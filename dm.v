==> flow/design.v <==
module dm(rdata,clk,addr,rd,wr,wdata);
		output wire	[31:0]	rdata;
		input wire			clk;
		input wire	[5:0]	addr;
		input wire			rd, wr;
		input wire 	[31:0]	wdata;
	reg [31:0] mem [0:63];   
	always @(posedge clk) begin
		if (wr==1) mem[addr]=wdata;
	end
	assign rdata = rd ? wdata : mem[addr][31:0];
endmodule
From RTL to reports: dm
The steps from the RTL of dm to its reports follow in flow order.
Lines are those of the file above, counted from 1.
Cell names lack the library's common part.
{ "setup": {"design": "dm", "clk_port": "clk", "cell_library": "sky130hd", "corner": "tt_025C_1v80"} }

After elaboration
Yosys after proc, flatten, opt, wreduce and memory -nomap, before mapping. Enables and synchronous resets that opt folds into registers are not counted as muxes. Memory bits, and registers merged into a memory's read port (data or address), are not among the register bits. Print and check cells are not counted. Equal cells are merged and count once.
Yosys's memory passes give these memory sizes; they may raise the number of words (mostly to a power of two), join words into wider ones and drop unused or constant bits.
{ "bits": {"regBits": 0, "ram_bits": 2048, "memories": 1, "in_bits": 41, "out_inout_bits": 32, "elab_cells": 5} }
{ "memory_table": {"columns": ["name", "words", "width", "read_ports", "wr", "line_no", "rtl"], "rows": [
  ["mem", 64, 32, 1, 1, 7, "reg [31:0] mem [0:63];"]
]} }
{ "op_classes": {"mux": 4} }
{ "op_table": {"columns": ["operator", "n"], "rows": [
  ["2-to-1 mux 32 bit", 2],
  ["2-to-1 mux 6 bit", 1],
  ["2-to-1 mux 1 bit", 1]
]} }

Logic depth
Depth = most cells in a row (Yosys ltp): at word level without a register or memory, in the mapped netlist without a sequential cell, where the memories' decode and read muxes count.
{ "depth": {"word_depth": 1, "ABC_AREA": 0, "mapped_depth": 12, "ltp_nobuf": 6} }

Netlist
The flow's flattened synthesis, as Yosys stat reports it; memories are mapped. The netlist is that of the ABC_AREA named above (0 if unset); the other value can give another one.
Totals and module areas in this step are rounded.
{ "by_type": {"columns": ["cell_type", "n", "type_area_um2"], "rows": [
  ["edfxtp_1", 2048, 6.15E+04],
  ["mux4_2", 158, 3.56E+03],
  ["mux2i_1", 229, 2.29E+03],
  ["a221oi_1", 197, 1.73E+03],
  ["mux2_2", 144, 1.62E+03],
  ["a22oi_1", 137, 1.03E+03],
  ["o22ai_1", 112, 700.672],
  ["nor2_1", 170, 638.112],
  ["o21ai_0", 121, 605.581],
  ["buf_2", 107, 535.514],
  ["a21oi_1", 95, 475.456],
  ["a221o_1", 41, 410.394],
  ["a22o_1", 43, 376.611],
  ["clkbuf_1", 93, 349.085],
  ["buf_4", 43, 322.81],
  ["nand2_1", 86, 322.81],
  ["buf_6", 20, 225.216],
  ["a222oi_1", 20, 200.192]
]} }
Other cell types: 50; their cells: 276.
{ "mapped": {"stdcells": 4140, "yosys_area_um2": 78860, "seq_area_um2": 61500, "ffs": 2048, "buffers": 285} }

Path before layout
Path of least setup slack by OpenSTA after synthesis, without wires, with an ideal clock, recovery checks aside; 20% of the period is set as input and as output delay. Where synthesis merged equal registers, the netlist keeps one of their names.
{ "synth_timing": {"kind": "input to output", "startpoint": "input port addr[1]", "endpoint": "output port rdata[21]", "tclk_ps": 7370, "in_delay_ps": 1474, "output_delay_ps": 1474, "t_first_pin_ps": 1474, "t_arrival_ps": 3250, "required_ps": 5896, "slack_ps": 2646, "delay_ps": 1776, "path_stages": 8, "path_buffers": 4, "synth_period_reached_ps": 4724} }
"delay_ps" is the arrival time less input delay plus setup time.
At an output port there is no setup time.
"path_stages": output pins that drive a net of the path, with the launching flip-flop's if there is one; two outputs of one cell count as two.
"synth_period_reached_ps" = period - worst setup slack (recovery checks aside). The figure is calculated, with input and output delays left at 20% of the set period.
Between the ends stands the longest chain of elaborated cells between them, by number of cells; it is not shown to be the way that was timed. Of several equally long chains one is given.
A line is the first line of the expression or statement that the cell stems from. Yosys adds cells for indexed reads and writes and turns some case tables into memories.
The chain passes a memory read, where the word-level depth is cut; so it can be longer than that depth.
{ "synth_via": {"path_cell_list": "buf_6 > buf_6 > buf_2 > buf_2 > mux4_2 > a221oi_1 > nand4_1 > o32a_1", "elab_chain_len": 2, "cone_cells": 2, "cone_lines": 2, "classes_between": "mux (1); memory (1)"} }
{ "synth_rtl": {"columns": ["element", "line_no", "rtl"], "rows": [
  ["start: declaration", 4, "input wire [5:0] addr;"],
  ["memory (64 x 32 bit)", 7, "reg [31:0] mem [0:63];"],
  ["2-to-1 mux 32 bit", 11, "assign rdata = rd ? wdata : mem[addr][31:0];"],
  ["end: declaration", 2, "output wire [31:0] rdata;"]
]} }

Path in the finished layout
Path of least setup slack in the final report of run 2 (OpenROAD, finished layout, wires in). Where an end is a register, its clock arrival counts in the times.
The report prints the path's times to 10 ps; the period is as set.
{ "layout_timing": {"kind": "input to output", "startpoint": "input port rd", "endpoint": "output port rdata[2]", "tclk_ps": 4450, "in_delay_ps": 890, "output_delay_ps": 890, "t_first_pin_ps": 890, "t_arrival_ps": 3890, "required_ps": 3560, "slack_ps": -330, "path_stages": 6, "path_buffers": 3} }
Between the ends stands the longest chain of elaborated cells between them, by number of cells; it is not shown to be the way that was timed. Of several equally long chains one is given.
{ "layout_via": {"path_cell_list": "clkbuf_2 > clkbuf_2 > nor4_4 > nand3_4 > o32a_1 > buf_2", "elab_chain_len": 1, "cone_cells": 1, "cone_lines": 1, "classes_between": "mux (1)"} }
{ "layout_rtl": {"columns": ["element", "line_no", "rtl"], "rows": [
  ["start: declaration", 5, "input wire rd, wr;"],
  ["2-to-1 mux 32 bit", 11, "assign rdata = rd ? wdata : mem[addr][31:0];"],
  ["end: declaration", 2, "output wire [31:0] rdata;"]
]} }

Ticket comment

Measured data: module dm, platform sky130hd, 2 stored runs of the flow under differing settings, order arbitrary. Input and output delays are each 20% of the period that was set; the output load is 0.01 pF.
Measured values are rounded.

Run 1
==> flow/run.sh <==
#!/bin/bash
# the make line also repeats the synthesis and layout settings of config.mk as NAME=value (left out here)
make -C /OpenROAD-flow-scripts/flow DESIGN_CONFIG=/design/flow/config.mk WORK_HOME=/design/flow/orfs CLKGATE_MAP_FILE= finish
==> flow/config.mk <==
export PLATFORM = sky130hd
export DESIGN_NAME = dm
export DESIGN_NICKNAME = dm
export VERILOG_FILES = /design/flow/design.v
export SDC_FILE = /design/flow/constraint.sdc
export NUM_CORES = 4
export LEC_CHECK = 0
export ABC_AREA = 1
export CAP_MARGIN = 0
export CELL_PAD_IN_SITES_DETAIL_PLACEMENT = 2
export CORE_ASPECT_RATIO = 1.34
export CORE_MARGIN = 9
export CORE_UTILIZATION = 41
export GPL_ROUTABILITY_DRIVEN = 1
export GPL_TIMING_DRIVEN = 0
export MAX_ROUTING_LAYER = met4
export PLACE_DENSITY_LB_ADDON = 0.26
export SETUP_SLACK_MARGIN = 0.76
export SLEW_MARGIN = 15
==> flow/constraint.sdc <==
create_clock -name core_clock -period 2.71 [get_ports {clk}]
set_input_delay 0.5420 -clock core_clock [delete_from_list [all_inputs] [get_ports {clk}]]
set_output_delay 0.5420 -clock core_clock [all_outputs]
set_load 0.01 [all_outputs]

==> results of run 1, as JSON <==
{
  "outcome": "stopped before the end: clock tree synthesis reported DPL-0033"
}

Run 2
==> flow/run.sh <==
#!/bin/bash
# the make line also repeats the synthesis and layout settings of config.mk as NAME=value (left out here)
make -C /OpenROAD-flow-scripts/flow DESIGN_CONFIG=/design/flow/config.mk WORK_HOME=/design/flow/orfs CLKGATE_MAP_FILE= finish
==> flow/config.mk <==
export PLATFORM = sky130hd
export DESIGN_NAME = dm
export DESIGN_NICKNAME = dm
export VERILOG_FILES = /design/flow/design.v
export SDC_FILE = /design/flow/constraint.sdc
export NUM_CORES = 4
export LEC_CHECK = 0
export ABC_AREA = 0
export CAP_MARGIN = 35
export CORE_ASPECT_RATIO = 0.61
export CORE_MARGIN = 8
export CORE_UTILIZATION = 36
export CTS_CLUSTER_DIAMETER = 40
export GPL_TIMING_DRIVEN = 0
export MIN_ROUTING_LAYER = met1
export PLACE_DENSITY_LB_ADDON = 0.11
export SLEW_MARGIN = 20
export TNS_END_PERCENT = 45
==> flow/constraint.sdc <==
create_clock -name core_clock -period 4.45 [get_ports {clk}]
set_input_delay 0.8900 -clock core_clock [delete_from_list [all_inputs] [get_ports {clk}]]
set_output_delay 0.8900 -clock core_clock [all_outputs]
set_load 0.01 [all_outputs]

==> results of run 2, as JSON <==
{
  "synthesis_area_um2": 78860,
  "worst_hold_slack_ps": 321,
  "setup_ws_ps": -334,
  "die_area_um2": 234800,
  "setup_tns_ps": -3653,
  "final_util_pct": 47.8
}
